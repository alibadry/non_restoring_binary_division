==> flow/design.v <==
module binary_division #(
    parameter   INTEGER_SIZE = 16,
                FRACT_SIZE = 16
) (
    input   wire                                            clk, rst, start_div,
    input   wire signed[INTEGER_SIZE+FRACT_SIZE-1:0]        dividend, divisor,
    output  reg  signed[INTEGER_SIZE+FRACT_SIZE-1:0]        Q_output,        
    output  reg                                             end_div
);
localparam NO_ITERATIONS = INTEGER_SIZE+2*FRACT_SIZE;
localparam  IDLE = 0,
            SHIFT_A = 1,
            END_OPERATION = 2;
reg  signed [NO_ITERATIONS-1:0]             Q_comb, Q_reg;
reg         [NO_ITERATIONS-1:0]             A_comb, A_reg;
reg  signed [INTEGER_SIZE+FRACT_SIZE-1:0]   M_comb, M_reg;
reg         [$clog2(NO_ITERATIONS):0]       counter, counter_seq;
reg         [1:0]                           current_state, next_state;
reg                                         sign_comb, sign_seq;
always @(posedge clk or negedge rst) begin
    if(!rst) begin
        Q_reg <= 'b0;
        M_reg <= 'b0;
        A_reg <= 'b0;
        counter_seq <= 'b0;
        current_state <= 'b0;
        sign_seq <= 1'b0;
    end
    else begin
        Q_reg <= Q_comb;
        M_reg <= M_comb;
        A_reg <= A_comb;
        counter_seq <= counter;
        current_state <= next_state;
        sign_seq <= sign_comb;
    end
end
always @(*) begin
    Q_output = 'b0;
    end_div = 'b0;
    Q_comb = 'b0;
    M_comb = 'b0;
    A_comb = 'b0;
    counter = 'b0;
    next_state = IDLE;
    sign_comb = 1'b0;
    case (current_state)
    IDLE: begin
        if(start_div) begin
            next_state = SHIFT_A;
            sign_comb = dividend[INTEGER_SIZE+FRACT_SIZE-1] ^ divisor[INTEGER_SIZE+FRACT_SIZE-1];
            if(dividend[INTEGER_SIZE+FRACT_SIZE-1]) begin
                Q_comb = (-dividend)<<FRACT_SIZE;
            end
            else begin
                Q_comb = (dividend)<<FRACT_SIZE;
            end
            if(divisor[INTEGER_SIZE+FRACT_SIZE-1]) begin
                M_comb = -divisor;
            end
            else begin
                M_comb = divisor;
            end
            A_comb = 'b0;
        end
        else begin
            next_state = IDLE;
        end
    end 
    SHIFT_A: begin
        M_comb = M_reg;
        sign_comb = sign_seq;
        if(A_reg[NO_ITERATIONS-1]) begin
            A_comb = {A_reg[NO_ITERATIONS-2:0],Q_reg[NO_ITERATIONS-1]} + M_reg;
        end
        else begin
            A_comb = {A_reg[NO_ITERATIONS-2:0],Q_reg[NO_ITERATIONS-1]} - M_reg;
        end
        if(A_comb[NO_ITERATIONS-1]) begin
            Q_comb = (Q_reg<<1);
        end
        else begin
            Q_comb = (Q_reg<<1) + 1'b1;
        end
        counter = counter_seq + 1'b1;
        if(counter == NO_ITERATIONS) begin
            next_state = END_OPERATION;
        end 
        else begin
            next_state = SHIFT_A;
        end
    end
    END_OPERATION: begin
        if(sign_seq) begin
            Q_output = -Q_reg[NO_ITERATIONS-1:0];
        end
        else begin
            Q_output = Q_reg[NO_ITERATIONS-1:0];
        end
        end_div = 1'b1;
        next_state = IDLE;
    end
    endcase
end
endmodule
Reports on binary_division
The steps from the RTL of binary_division to its reports follow in flow order.
Line numbers count from 1 in the design file above.
Operators carry their Yosys type and port widths (W data, S select, Z words).
Library cell names are shortened.
{"block": "inputs", "design": "binary_division", "clock_port": "clk", "lib": "sky130hd", "lib_corner": "tt_025C_1v80"}

Word level
Yosys after proc, flatten, opt, wreduce and memory -nomap, before mapping. Memory bits, and registers merged into a memory's read port (data or address), are not among the register bits. Print and check cells are not counted. Equal cells are merged and count once.
{"block": "bits", "ff_bits": 138, "latchBits": 0, "ram_bits": 0, "mem_bits_ro": 0, "clocked_rd_ports_x_width": 0, "memories": 0, "input_bits": 67, "out_inout_bits": 33, "word_cells": 37}
{"block": "op_classes", "n_addsub": 7, "mul": 0, "n_div": 0, "n_cmp": 0, "n_eq": 3, "shifts": 0, "muxes": 19, "logic": 1, "reduce_logical": 1}
{"block": "ops", "op": "$mux W48", "count": 6}
{"block": "ops", "op": "$mux W32", "count": 4}
{"block": "ops", "op": "$neg A32 Y32", "count": 3}
{"block": "ops", "op": "$pmux W48 S2", "count": 1}
{"block": "ops", "op": "$pmux W32 S2", "count": 1}
{"block": "ops", "op": "$add A48 B1 Y48 const B", "count": 1}
{"block": "ops", "op": "$add A48 B32 Y48", "count": 1}
{"block": "ops", "op": "$sub A48 B32 Y48", "count": 1}
{"block": "ops", "op": "$add A7 B1 Y7 const B", "count": 1}
{"block": "ops", "op": "$eq A7 B6 Y1 const B", "count": 1}
{"block": "ops", "op": "$mux W7", "count": 1}
{"block": "ops", "op": "$pmux W2 S2", "count": 1}
{"block": "ops", "op": "$mux W1", "count": 3}
{"block": "ops", "op": "$eq A2 B1 Y1 const B", "count": 1}
{"block": "ops", "op": "$eq A2 B2 Y1 const B", "count": 1}
{"block": "ops", "op": "$logic_not A2 Y1", "count": 1}
{"block": "ops", "op": "$pmux W1 S2", "count": 1}
{"block": "ops", "op": "$mux W2", "count": 1}
{"block": "ops", "op": "$xor A1 B1 Y1", "count": 1}

Logic depth
Yosys ltp: most cells in a row. Word level: on the elaborated netlist, between registers, memories and ports. Mapped: between sequential cells and ports; inverters and the memories' decode and read muxes count.
{"block": "logic_depth", "ltp_word": 5, "ABC_AREA": 0, "mapped_depth": 22, "ltp_nobuf": 21}

Netlist
Yosys stat after the flow's synthesis: flattened, memories mapped to cells. It holds for the ABC_AREA given above (unset counts as 0); a run with the other value may have another netlist.
The area totals of this step are shown rounded.
{"block": "types", "cell_type": "dfrtp_1", "count": 138, "area_total_um2": 3.45E+03}
{"block": "types", "cell_type": "xor2_1", "count": 92, "area_total_um2": 805.773}
{"block": "types", "cell_type": "ha_1", "count": 53, "area_total_um2": 663.136}
{"block": "types", "cell_type": "xnor2_1", "count": 71, "area_total_um2": 621.846}
{"block": "types", "cell_type": "o21ai_0", "count": 112, "area_total_um2": 560.538}
{"block": "types", "cell_type": "a21oi_1", "count": 90, "area_total_um2": 450.432}
{"block": "types", "cell_type": "nand2_1", "count": 118, "area_total_um2": 442.925}
{"block": "types", "cell_type": "nor2_1", "count": 112, "area_total_um2": 420.403}
{"block": "types", "cell_type": "and2_1", "count": 48, "area_total_um2": 300.288}
{"block": "types", "cell_type": "clkbuf_1", "count": 54, "area_total_um2": 202.694}
{"block": "types", "cell_type": "o31ai_1", "count": 25, "area_total_um2": 187.68}
{"block": "types", "cell_type": "o41ai_1", "count": 21, "area_total_um2": 183.926}
{"block": "types", "cell_type": "a21o_1", "count": 23, "area_total_um2": 172.666}
{"block": "types", "cell_type": "inv_1", "count": 37, "area_total_um2": 138.883}
{"block": "types", "cell_type": "nor3_1", "count": 25, "area_total_um2": 125.12}
{"block": "types", "cell_type": "nand4_1", "count": 18, "area_total_um2": 112.608}
{"block": "types", "cell_type": "or4_1", "count": 13, "area_total_um2": 97.594}
{"block": "types", "cell_type": "or3_1", "count": 15, "area_total_um2": 93.84}
Not listed: further types 40, cells in them 146.
{"block": "synth_totals", "mapped_cells": 1211, "yosys_area_um2": 10100, "sequential_area_um2": 3480, "flip_flops": 139, "buffers": 55}

Worst setup path after synthesis
OpenSTA on the mapped netlist: ideal clock, no wires. The path of least setup slack (recovery checks aside). Input and output delay are each 20% of the period. Register names are those of the netlist, which keeps one name where synthesis merged equal registers.
{"block": "synth_timing", "kind": "reg-to-reg", "start": "reg M_reg[9]", "end": "reg Q_reg[0]", "clock_period_ps": 4470, "setup_time_ps": 119, "launch_ps": 0, "arrival_ps": 4048, "t_required_ps": 4351, "path_slack_ps": 303, "path_delay_ps": 4167, "path_stages": 17, "n_path_buf": 1, "period_less_setup_slack_ps": 4167}
"path_delay_ps" = arrival - input delay + setup time.
"path_stages": output pins that drive a net of the path, with the launching flip-flop's if there is one; two outputs of one cell count as two.
"period_less_setup_slack_ps" is the clock period less the worst setup slack; recovery checks do not enter. This is arithmetic on one report: input and output delays are still those of the set period (20% each).
The rows between start and end are the longest chain of elaborated cells between them; the timing report does not say that the signal goes this way. Where chains are equally long, one stands for them.
Each line given opens the expression or statement behind the cell; cells for indexed reads and writes are added by Yosys, which also makes memories of some case tables.
{"block": "synth_via", "cell_sequence": "dfrtp_1 > or4_1 > and4bb_1 > and2_1 > nand3_1 > nor4_4 > a21oi_1 > xor2_1 > ha_1 > clkbuf_1 > nand4_1 > o221a_2 > and3_1 > a21oi_1 > a41oi_1 > xnor2_1 > and2_1", "elab_chain_cells": 5, "cells_between": 6, "cone_lines": 5, "classes_between": "add/sub (2); mux (4)"}
{"block": "synth_lines", "element": "from (decl)", "line_no": 16, "source": "reg  signed [INTEGER_SIZE+FRACT_SIZE-1:0]   M_comb, M_reg;"}
{"block": "synth_lines", "element": "from (assign)", "line_no": 23, "source": "M_reg <= 'b0;"}
{"block": "synth_lines", "element": "from (assign)", "line_no": 31, "source": "M_reg <= M_comb;"}
{"block": "synth_lines", "element": "$sub A48 B32 Y48", "line_no": 77, "source": "A_comb = {A_reg[NO_ITERATIONS-2:0],Q_reg[NO_ITERATIONS-1]} - M_reg;"}
{"block": "synth_lines", "element": "$mux W48", "line_no": 73, "source": "if(A_reg[NO_ITERATIONS-1]) begin"}
{"block": "synth_lines", "element": "$mux W48", "line_no": 47, "source": "case (current_state)"}
{"block": "synth_lines", "element": "$mux W48", "line_no": 79, "source": "if(A_comb[NO_ITERATIONS-1]) begin"}
{"block": "synth_lines", "element": "$pmux W48 S2", "line_no": 47}
{"block": "synth_lines", "element": "to (assign)", "line_no": 22, "source": "Q_reg <= 'b0;"}
{"block": "synth_lines", "element": "to (assign)", "line_no": 30, "source": "Q_reg <= Q_comb;"}
{"block": "synth_lines", "element": "to (decl)", "line_no": 14, "source": "reg  signed [NO_ITERATIONS-1:0]             Q_comb, Q_reg;"}

Path in the finished layout
From the final timing report of run 1: the path of least setup slack in the routed layout; clock arrival at registers is part of the times.
The path's times are printed in steps of 10 ps; the period is the one set.
{"block": "layout_timing", "kind": "reg-to-reg", "start": "reg M_reg[6]", "end": "reg A_reg[44]", "clock_period_ps": 3860, "setup_time_ps": 80, "launch_ps": 430, "arrival_ps": 4740, "t_required_ps": 4210, "path_slack_ps": -530, "path_stages": 20, "n_path_buf": 4}
{"block": "layout_via", "cell_sequence": "dfrtp_1 > or4_4 > and4bb_2 > and2_4 > buf_12 > nand2_1 > nor2_1 > nor2_1 > xor2_1 > ha_1 > buf_4 > nand4_1 > buf_4 > o41ai_4 > buf_4 > o21ai_4 > a31oi_4 > o211ai_1 > a21o_1 > a21oi_1"}
{"block": "layout_lines", "element": "from (decl)", "line_no": 16, "source": "reg  signed [INTEGER_SIZE+FRACT_SIZE-1:0]   M_comb, M_reg;"}
{"block": "layout_lines", "element": "from (assign)", "line_no": 23, "source": "M_reg <= 'b0;"}
{"block": "layout_lines", "element": "from (assign)", "line_no": 31, "source": "M_reg <= M_comb;"}
{"block": "layout_lines", "element": "to (assign)", "line_no": 24, "source": "A_reg <= 'b0;"}
{"block": "layout_lines", "element": "to (assign)", "line_no": 32, "source": "A_reg <= A_comb;"}
{"block": "layout_lines", "element": "to (decl)", "line_no": 15, "source": "reg         [NO_ITERATIONS-1:0]             A_comb, A_reg;"}
Chain of elaborated cells between the ends: none given.

Wiki page: binary_division / flow data

Stored flow runs of binary_division (2 of them; Yosys, OpenROAD, sky130hd). They differ in their settings and are not a sequence. Constraints: input delay and output delay 20% of the set period each, output load 0.01 pF.
"achieved_clock_period_ps" = clock period - worst setup slack. The figure is calculated, with input and output delays left at 20% of the set period.
"worstPathTime_ps" is the time allowed to the run's worst setup path (the clock period less input and output delay, where it has them) less its slack. Clock arrival times count: a late capture clock shortens it, a late launch clock lengthens it.
"power_mw" rests on the timing tool's default activity at the inputs, not on a simulated workload.
"worstPathTime_ps" is given in steps of 10 ps.
Results are given in rounded form.

Run 1
==> flow/run.sh <==
#!/bin/bash
# the make line also repeats the synthesis and layout settings of config.mk as NAME=value (left out here)
make -C /OpenROAD-flow-scripts/flow DESIGN_CONFIG=/design/flow/config.mk WORK_HOME=/design/flow/orfs CLKGATE_MAP_FILE= finish
==> flow/config.mk <==
export PLATFORM = sky130hd
export DESIGN_NAME = binary_division
export DESIGN_NICKNAME = binary_division
export VERILOG_FILES = /design/flow/design.v
export SDC_FILE = /design/flow/constraint.sdc
export NUM_CORES = 4
export LEC_CHECK = 0
export CAP_MARGIN = 20
export CORE_MARGIN = 5
export CORE_UTILIZATION = 60
export GPL_ROUTABILITY_DRIVEN = 1
export GPL_TIMING_DRIVEN = 0
export PLACE_DENSITY = 0.68
export SETUP_SLACK_MARGIN = 0.5
export SLEW_MARGIN = 20
==> flow/constraint.sdc <==
create_clock -name core_clock -period 3.86 [get_ports {clk}]
set_input_delay 0.7720 -clock core_clock [delete_from_list [all_inputs] [get_ports {clk}]]
set_output_delay 0.7720 -clock core_clock [all_outputs]
set_load 0.01 [all_outputs]

==> results of run 1, as JSON <==
{
  "worstPathTime_ps": 4390,
  "worst_setup_path_type": "reg-to-reg",
  "achieved_clock_period_ps": 4393,
  "yosys_chip_area_um2": 10100,
  "die_footprint_um2": 19600,
  "layout_utilization_pct": 85.1,
  "total_negative_slack_ps": -8850,
  "power_mw": 3.40,
  "final_stdcell_area_um2": 14100,
  "worst_setup_slack_ps": -533
}

Run 2
==> flow/run.sh <==
#!/bin/bash
# the make line also repeats the synthesis and layout settings of config.mk as NAME=value (left out here)
make -C /OpenROAD-flow-scripts/flow DESIGN_CONFIG=/design/flow/config.mk WORK_HOME=/design/flow/orfs CLKGATE_MAP_FILE= finish
==> flow/config.mk <==
export PLATFORM = sky130hd
export DESIGN_NAME = binary_division
export DESIGN_NICKNAME = binary_division
export VERILOG_FILES = /design/flow/design.v
export SDC_FILE = /design/flow/constraint.sdc
export NUM_CORES = 4
export LEC_CHECK = 0
export CAP_MARGIN = 20
export CORE_MARGIN = 2
export CORE_UTILIZATION = 40
export SETUP_SLACK_MARGIN = -0.23
export SLEW_MARGIN = 20
==> flow/constraint.sdc <==
create_clock -name core_clock -period 4.57 [get_ports {clk}]
set_input_delay 0.9140 -clock core_clock [delete_from_list [all_inputs] [get_ports {clk}]]
set_output_delay 0.9140 -clock core_clock [all_outputs]
set_load 0.01 [all_outputs]

==> results of run 2, as JSON <==
{
  "worstPathTime_ps": 3580,
  "worst_setup_path_type": "reg-to-output",
  "achieved_clock_period_ps": 4490,
  "yosys_chip_area_um2": 10100,
  "die_footprint_um2": 26600,
  "layout_utilization_pct": 48.7,
  "total_negative_slack_ps": 0,
  "power_mw": 2.97,
  "final_stdcell_area_um2": 12200,
  "worst_setup_slack_ps": 80
}
